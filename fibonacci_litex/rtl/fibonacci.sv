==> flow/design.v <==
module fibonacci (
    input  logic        clk_i,
    input  logic        rst_ni,
    input  logic        start_i,
    input  logic [31:0] n_i,
    output logic [31:0] result_o,
    output logic        busy_o
);
    logic [31:0] counter, counter_next;
    logic [31:0] a, a_next;
    logic [31:0] result_next;
    typedef enum logic {
        IDLE,
        CALC
    } state_t;
    state_t state, next_state;
    always_ff @(posedge clk_i or negedge rst_ni) begin
        if (!rst_ni) begin
            state     <= IDLE;
            counter   <= 32'd0;
            a         <= 32'd0;
            result_o  <= 32'd0;
        end else begin
            state     <= next_state;
            counter   <= counter_next;
            a         <= a_next;
            result_o  <= result_next;
        end
    end
    always_comb begin
        next_state   = state;
        counter_next = counter;
        a_next       = a;
        result_next  = result_o;
        case (state)
            IDLE: begin
                if (start_i) begin
                    counter_next = 32'd2;
                    a_next       = 32'd0;
                    result_next  = 32'd1;
                    next_state   = CALC;
                    if (n_i < 32'd2) begin
                        result_next = n_i;
                    end
                end
            end
            CALC: begin
                result_next  = a + result_o;
                a_next       = result_o;
                counter_next = counter + 1;
                if (counter >= n_i) begin
                    next_state = IDLE;
                end
            end
            default: begin
                next_state = IDLE;
            end
        endcase
    end
    assign busy_o = (state == CALC);
endmodule
Step by step through the tools: fibonacci --
The steps from the RTL of fibonacci to its reports follow in flow order. Line numbers count from 1 in the design file above. Cell names lack the library's common part. The mark - stands for no value.
Inputs: top module fibonacci, clock clk_i, cell library sky130hd, corner tt_025C_1v80

Elaborated design --
Yosys after proc, flatten, opt, wreduce and memory -nomap, before mapping. Memory bits, and registers merged into a memory's read port (data or address), are not among the register bits. Print and check cells are not counted. Equal cells are merged and count once.
Storage and ports: input port bits 35, elaborated cells 20, bits in registers 97
Cells by class: magnitude comparators 2, bitwise gates (word level) 1, eq/ne operators 1, add/subtract/negate cells 2, multiplexer cells 10
Operators with widths (count):
- case mux 32 bit (select 2 bit) | 3
- two-way mux 32 bit | 4
- adder 32 x 1 -> 32 bit (second input constant) | 1
- less-than comparator 32 x 2 -> 1 bit (second input constant) | 1
- adder 32 bit | 1
- >= comparator 32 bit | 1
- inequality test 2 bit (second input constant) | 1
- case mux 1 bit (select 2 bit) | 1
- two-way mux 1 bit | 2
- NOT 1 bit | 1

Logic depth --
Yosys ltp: most cells in a row. Word level: on the elaborated netlist, between registers, memories and ports. Mapped: between sequential cells and ports; inverters and the memories' decode and read muxes count.
Logic depth: word-level depth 4, ABC_AREA 0, mapped depth 10, mapped depth without buffers 10

Synthesis result --
Source: synth_stat.txt of the flow (Yosys; design flattened, memories mapped). It holds for the ABC_AREA given above (unset counts as 0); a run with the other value may have another netlist.
Cells by type:
- dfrtp_1 | count 97, area in all 2.43E+03 um^2
- ha_1 | count 64, area in all 800.768 um^2
- a22o_1 | count 34, area in all 297.786 um^2
- nand2_1 | count 79, area in all 296.534 um^2
- o21ai_0 | count 41, area in all 205.197 um^2
- a21o_1 | count 22, area in all 165.158 um^2
- nand3_1 | count 33, area in all 165.158 um^2
- inv_1 | count 43, area in all 161.405 um^2
- a21oi_1 | count 32, area in all 160.154 um^2
- nand4_1 | count 20, area in all 125.12 um^2
- xor2_1 | count 14, area in all 122.618 um^2
- xnor2_1 | count 13, area in all 113.859 um^2
- nor2_1 | count 28, area in all 105.101 um^2
- o22ai_1 | count 16, area in all 100.096 um^2
- clkbuf_1 | count 25, area in all 93.84 um^2
- mux2i_1 | count 8, area in all 80.077 um^2
- and3_1 | count 12, area in all 75.072 um^2
- o211ai_1 | count 10, area in all 75.072 um^2
Not listed: further types 44, cells in them 121.
Synthesis totals: cells in the netlist 712, flip-flop cells 97, synthesis area 6482.5 um^2, sequential area 2427.3 um^2

Path before layout --
Source: OpenSTA report_checks on the synthesized netlist (no wires, ideal clock, input and output delay 20% of the period each), path of least setup slack; recovery checks are left aside. Register names are those of the netlist, which keeps one name where synthesis merged equal registers.
Path after synthesis: path type reg2reg, start point reg result_o[0], end point reg result_o[30], path slack 1006 ps, buffers on the path 0, stages on the path 11, clock period 3590 ps, setup time 128 ps, data required time 3462 ps, path delay 2584 ps, arrival time 2456 ps, synthesis period reached 2584 ps
"path delay" = arrival - input delay + setup time. "stages on the path": output pins that drive a net of the path, with the launching flip-flop's if there is one; two outputs of one cell count as two. "synthesis period reached" is the clock period less the worst setup slack; recovery checks do not enter. This is arithmetic on one report: input and output delays are still those of the set period (20% each). The rows between start and end are the longest chain of elaborated cells between them; the timing report does not say that the signal goes this way. Where chains are equally long, one stands for them. Each line given opens the expression or statement behind the cell; cells for indexed reads and writes are added by Yosys, which also makes memories of some case tables.
Between the ends, after synthesis: cells stage by stage dfrtp_1 > ha_1 > fa_1 > a21oi_1 > o211ai_1 > a211oi_2 > o2111ai_1 > a311oi_2 > o21a_1 > nor4_1 > nand3b_1, cells in the longest elaborated chain 2
RTL lines, path after synthesis:
- start, declared | line 6 | output logic [31:0] result_o,
- start, assigned | line 22 | result_o  <= 32'd0;
- start, assigned | line 27 | result_o  <= result_next;
- adder 32 bit | line 48 | result_next  = a + result_o;
- case mux 32 bit (select 2 bit) | line 35 | case (state)
- end, assigned | line 22
- end, assigned | line 27
- end, declared | line 6

Path in the finished layout --
From the final timing report of run 1: the path of least setup slack in the routed layout; clock arrival at registers is part of the times. The report prints the path's times to 10 ps; the period is as set.
Path post-layout: path type reg2reg, start point reg a[0], end point reg result_o[26], arrival time 3160 ps, stages on the path 12, setup time 140 ps, data required time 3280 ps, buffers on the path 2, clock period 3050 ps, path slack 120 ps
The rows between start and end are the longest chain of elaborated cells between them; the timing report does not say that the signal goes this way. Where chains are equally long, one stands for them.
Between the ends, post-layout: cells stage by stage dfrtp_1 > ha_1 > fa_2 > a21oi_2 > o211ai_1 > a211oi_2 > buf_4 > o2111ai_2 > a311oi_2 > buf_4 > xor2_1 > o22ai_1, cells in the longest elaborated chain 2
RTL lines, path post-layout:
- start, declared | line 10 | logic [31:0] a, a_next;
- start, assigned | line 21 | a         <= 32'd0;
- start, assigned | line 26 | a         <= a_next;
- adder 32 bit | line 48 | result_next  = a + result_o;
- case mux 32 bit (select 2 bit) | line 35 | case (state)
- end, assigned | line 22 | result_o  <= 32'd0;
- end, assigned | line 27 | result_o  <= result_next;
- end, declared | line 6 | output logic [31:0] result_o,

==> results <==
Measured results for fibonacci: 2 stored runs of the Yosys and OpenROAD flow on sky130hd. The settings differ; the order carries no meaning. The constraints put input and output delay at 20% of the set period each and load the outputs with 0.01 pF.
"period reached" is the run's clock period less its worst setup slack. It is reckoned from that one timing run; input and output delays stay at 20% of the period that was set.
"time of the worst setup path" is the time allowed to the run's worst setup path (the clock period less input and output delay, where it has them) less its slack. Clock arrival times count: a late capture clock shortens it, a late launch clock lengthens it.
By "total power of the final layout" is meant OpenSTA's value without simulated activity: inputs other than the clock are taken to toggle once in ten clock periods, and the tool carries that through the logic.
"time of the worst setup path" is known to 10 ps.

* Run 1 | settings: period_ns 3.05; CORE_UTILIZATION 66; CAP_MARGIN 20; CORE_MARGIN 2; SLEW_MARGIN 20 | results: utilization 0.783; die size 10630.6 um^2; period reached 2935 ps; smallest setup slack 115 ps; time of the worst setup path 2930 ps; critical path kind reg2reg; cell area after synthesis 6482.5 um^2; total power of the final layout 8.588 mW
* Run 2 | settings: period_ns 2.24; CORE_UTILIZATION 19; SETUP_SLACK_MARGIN 0.32; PLACE_DENSITY 0.68; CELL_PAD_IN_SITES_GLOBAL_PLACEMENT 0; ABC_AREA 0; GPL_TIMING_DRIVEN 0; CTS_CLUSTER_SIZE 56; SLEW_MARGIN 35; MAX_ROUTING_LAYER met5; CAP_MARGIN 20; CORE_MARGIN 2 | results: utilization 0.283; cell area after synthesis 6482.5 um^2; total power of the final layout 15.262 mW; time of the worst setup path 2700 ps; critical path kind reg2reg; die size 35611.5 um^2; smallest setup slack -459 ps; period reached 2699 ps
